==> flow/design.v <==
`timescale 1ns / 1ps
module counter(clk, resetn, inc, count);
    input clk, resetn, inc;
    output reg [7:0] count;
    always @ (posedge clk or negedge resetn) begin
        if (!resetn)
            count <= 0;
        else if (inc)
            count <= count + 1'b1;
    end  
endmodule
`timescale 1ns / 1ps
module debouncer(clk, resetn, button_in, button_out);
    input clk, resetn, button_in;
    output reg button_out;
    parameter MAX = 20'b11111111111111111111;
    reg [19:0] deb_count;
    reg output_exist;
    always @(posedge clk) begin
        if (!resetn) begin
            deb_count <= 0;
            button_out <= 0;
            output_exist <= 0;
        end else if (!button_in) begin
            deb_count <= 0;
            output_exist <= 0;
        end else if (output_exist) begin
            button_out <= 0;
        end else begin 
            deb_count <= deb_count + 1;
            if (deb_count == MAX) begin
                deb_count <= 0;
                button_out <= 1;
                output_exist <= 1;
            end
        end
    end  
endmodule
`timescale 1ns / 1ps
module top(clk, resetn, inc, count);
    input clk, resetn, inc;
    output [7:0] count;
    wire w0;
    debouncer D0(.clk(clk),
                 .resetn(resetn),
                 .button_in(inc),
                 .button_out(w0));
    counter C0(.clk(clk),
               .resetn(resetn),
               .inc(w0),
               .count(count));
endmodule
# Tool chain data of top

Tool output for the design above, in the order of the flow.
Lines are those of the file above, counted from 1.
Library cell names are shortened.
Not given: -

Top module: top
Clock: clk
Library: sky130hd
Library corner: tt_025C_1v80

# Word-level counts

Yosys after proc, flatten, opt, wreduce and memory -nomap, before mapping. Memory bits, and registers merged into a memory's read port (data or address), are not among the register bits. Print and check cells are not counted. Equal cells are merged and count once.

Flip-flop bits (word level): 30
Input bits: 3
Output and inout port bits: 8
Elaborated cells: 15

Add/sub/neg operators: 2
Eq/ne operators: 1
Mux-type cells: 5
Reductions and logical operators: 3

Operators by type and width:

| cell                                           | count |
| adder 20 x 1 -> 20 bit (second input constant) | 1 |
| == test 20 bit (second input constant)         | 1 |
| two-way mux 20 bit                             | 1 |
| adder 8 x 1 -> 8 bit (second input constant)   | 1 |
| AND reduction 2 bit                            | 2 |
| two-way mux 1 bit                              | 4 |
| nonzero test 2 bit                             | 1 |

# Longest topological paths

Depth = most cells in a row (Yosys ltp): at word level without a register or memory, in the mapped netlist without a sequential cell, where the memories' decode and read muxes count.

Depth in word-level cells: 3
ABC_AREA: 0
Depth in mapped cells: 6
Depth with buffers taken out: 5

# Synthesis result

Source: synth_stat.txt of the flow (Yosys; design flattened, memories mapped). It holds for the ABC_AREA given above (unset counts as 0); a run with the other value may have another netlist.

Cell types:

| type      | count | area in all (µm²) |
| dfxtp_1   | 22    | 440.422 |
| dfrtp_1   | 8     | 200.192 |
| xnor2_1   | 14    | 122.618 |
| nor2_1    | 19    | 71.318 |
| nand2_1   | 14    | 52.55 |
| xor2_1    | 6     | 52.55 |
| nand3_1   | 10    | 50.048 |
| nand4_1   | 7     | 43.792 |
| mux2i_1   | 3     | 30.029 |
| ha_1      | 2     | 25.024 |
| nor3_1    | 5     | 25.024 |
| nand4b_4  | 1     | 23.773 |
| nand4_4   | 1     | 21.27 |
| nor4_4    | 1     | 21.27 |
| nor4_1    | 3     | 18.768 |
| and4_1    | 2     | 17.517 |
| a2111oi_2 | 1     | 15.014 |
| a21oi_1   | 3     | 15.014 |

Other cell types: 19; their cells: 24.

Mapped cells: 146
Mapped area: 1415.1 µm²
Sequential area: 640.6 µm²
Mapped flip-flops: 30
Buffers: 3

By module: a second synthesis without flattening, with its own total; a netlist apart from the flattened one above.

Cell total of the unflattened synthesis: 158
Area total of the unflattened synthesis: 1476.4 µm²

Each row is one instance without its submodules.

By module:

| module    | times used | cells | area (µm²) | seq. area (µm²) |
| debouncer | 1          | 132   | 1138.6     | 440.4 |
| counter   | 1          | 26    | 337.8      | 200.2 |
| top       | 1          | 0     | 0.0        | 0.0 |

# Path before layout

OpenSTA on the mapped netlist: ideal clock, no wires. The path of least setup slack (recovery checks aside). Input and output delay are each 20% of the period. Register names are those of the netlist, which keeps one name where synthesis merged equal registers.

Path kind: flip-flop to flip-flop
Start point: register D0.deb_count[0]
End point: register D0.deb_count[16]
Clock period: 3.48 ns
Setup time: 0.071 ns
Time at the first pin: 0.000 ns
Arrival time: 1.597 ns
Required time: 3.409 ns
Path slack: 1.812 ns
Path delay: 1.668 ns
Stages on the path: 6
Path buffers: 0
Period reached after synthesis: 1.668 ns

"path delay" = arrival - input delay + setup time.
"stages on the path": output pins that drive a net of the path, with the launching flip-flop's if there is one; two outputs of one cell count as two.
"period reached after synthesis" = period - worst setup slack (recovery checks aside). The figure is calculated, with input and output delays left at 20% of the set period.
The rows between start and end are the longest chain of elaborated cells between them; the timing report does not say that the signal goes this way. Where chains are equally long, one stands for them.
Each line given opens the expression or statement behind the cell; cells for indexed reads and writes are added by Yosys, which also makes memories of some case tables.
A register here has more assigning lines than the two given.

Cell sequence: dfxtp_1 > ha_1 > nor2b_1 > nand4_1 > or4_1 > a21oi_1
Cells in the longest elaborated chain: 2
Elaborated cells on any way between the ends: 3
Source lines of those cells: 2
Classes of those cells: add/sub: 1; eq/ne: 1; mux: 1

RTL lines, path post-synthesis:

| element                | RTL line | RTL |
| start: declaration     | 17       | `reg [19:0] deb_count;` |
| start: assignment      | 21       | `deb_count <= 0;` |
| start: assignment      | 30       | `deb_count <= deb_count + 1;` |
| adder 20 x 1 -> 20 bit | 30       |  |
| two-way mux 20 bit     | 31       | `if (deb_count == MAX) begin` |
| end: assignment        | 30       |  |
| end: assignment        | 32       | `deb_count <= 0;` |
| end: declaration       | 17       |  |

# Timing after layout

Path of least setup slack in the final report of record 1 (OpenROAD, finished layout, wires in). Where an end is a register, its clock arrival counts in the times.

Path kind: flip-flop to flip-flop
Start point: register D0.deb_count[2]
End point: register D0.deb_count[16]
Clock period: 0.984 ns
Setup time: 0.06 ns
Time at the first pin: 0.34 ns
Arrival time: 1.84 ns
Required time: 1.25 ns
Path slack: -0.59 ns
Stages on the path: 5
Path buffers: 0

The rows between start and end are the longest chain of elaborated cells between them; the timing report does not say that the signal goes this way. Where chains are equally long, one stands for them.
A register here has more assigning lines than the two given.

Cell sequence: dfxtp_4 > and4_4 > nand4_1 > or4_4 > a21oi_2
Cells in the longest elaborated chain: 2
Elaborated cells on any way between the ends: 3
Source lines of those cells: 2
Classes of those cells: add/sub: 1; eq/ne: 1; mux: 1

RTL lines, path post-layout:

| element                | RTL line | RTL |
| start: declaration     | 17       | `reg [19:0] deb_count;` |
| start: assignment      | 21       | `deb_count <= 0;` |
| start: assignment      | 30       | `deb_count <= deb_count + 1;` |
| adder 20 x 1 -> 20 bit | 30       |  |
| two-way mux 20 bit     | 31       | `if (deb_count == MAX) begin` |
| end: assignment        | 30       |  |
| end: assignment        | 32       | `deb_count <= 0;` |
| end: declaration       | 17       |  |

## Implementation results

Stored flow runs of top (2 of them; Yosys, OpenROAD, sky130hd). They differ in their settings and are not a sequence. Constraints: input delay and output delay 20% of the set period each, output load 0.01 pF.
By "achieved clock period" is meant the clock period of the run minus its worst setup slack. This is arithmetic on one report: input and output delays are still those of the set period (20% each).
"time on the worst setup path" means the part of the period allowed to the worst setup path (the constraints hold back 20% at inputs and 20% at outputs) less its slack; where the path has registers, the arrival times of their clocks count too.
"power consumption": no workload was simulated; the value follows from the tool's default switching activity.
A setting shown as -- is not set for that run.

| item                                  | record 1               | record 2               |
| period_ns                             | 0.984                  | 1.66                   |
| CORE_UTILIZATION                      | 44                     | 17                     |
| SETUP_SLACK_MARGIN                    | -0.01                  | 0.37                   |
| PLACE_DENSITY_LB_ADDON                | 0.18                   | 0.05                   |
| HOLD_SLACK_MARGIN                     | -0.04                  | --                     |
| ABC_AREA                              | 0                      | 1                      |
| GPL_TIMING_DRIVEN                     | 0                      | --                     |
| CTS_CLUSTER_DIAMETER                  | 364                    | --                     |
| SLEW_MARGIN                           | 0                      | 20                     |
| MAX_ROUTING_LAYER                     | met4                   | --                     |
| CAP_MARGIN                            | 20                     | 20                     |
| CORE_MARGIN                           | 2                      | 10                     |
| CELL_PAD_IN_SITES_GLOBAL_PLACEMENT    | --                     | 0                      |
| TNS_END_PERCENT                       | --                     | 75                     |
| power consumption (mW)                | 1.967                  | 1.377                  |
| setup total negative slack (ns)       | -12.644                | 0.000                  |
| final design utilization (%)          | 70.9                   | 25.9                   |
| time on the worst setup path (ns)     | 1.57                   | 1.36                   |
| critical path kind                    | flip-flop to flip-flop | flip-flop to flip-flop |
| standard-cell area after layout (µm²) | 2165.8                 | 2132.0                 |
| netlist area reported by Yosys (µm²)  | 1415.1                 | 1438.9                 |
| die outline area (µm²)                | 3685.7                 | 12544.0                |
| achieved clock period (ns)            | 1.575                  | 1.356                  |
| smallest setup slack (ns)             | -0.591                 | 0.304                  |
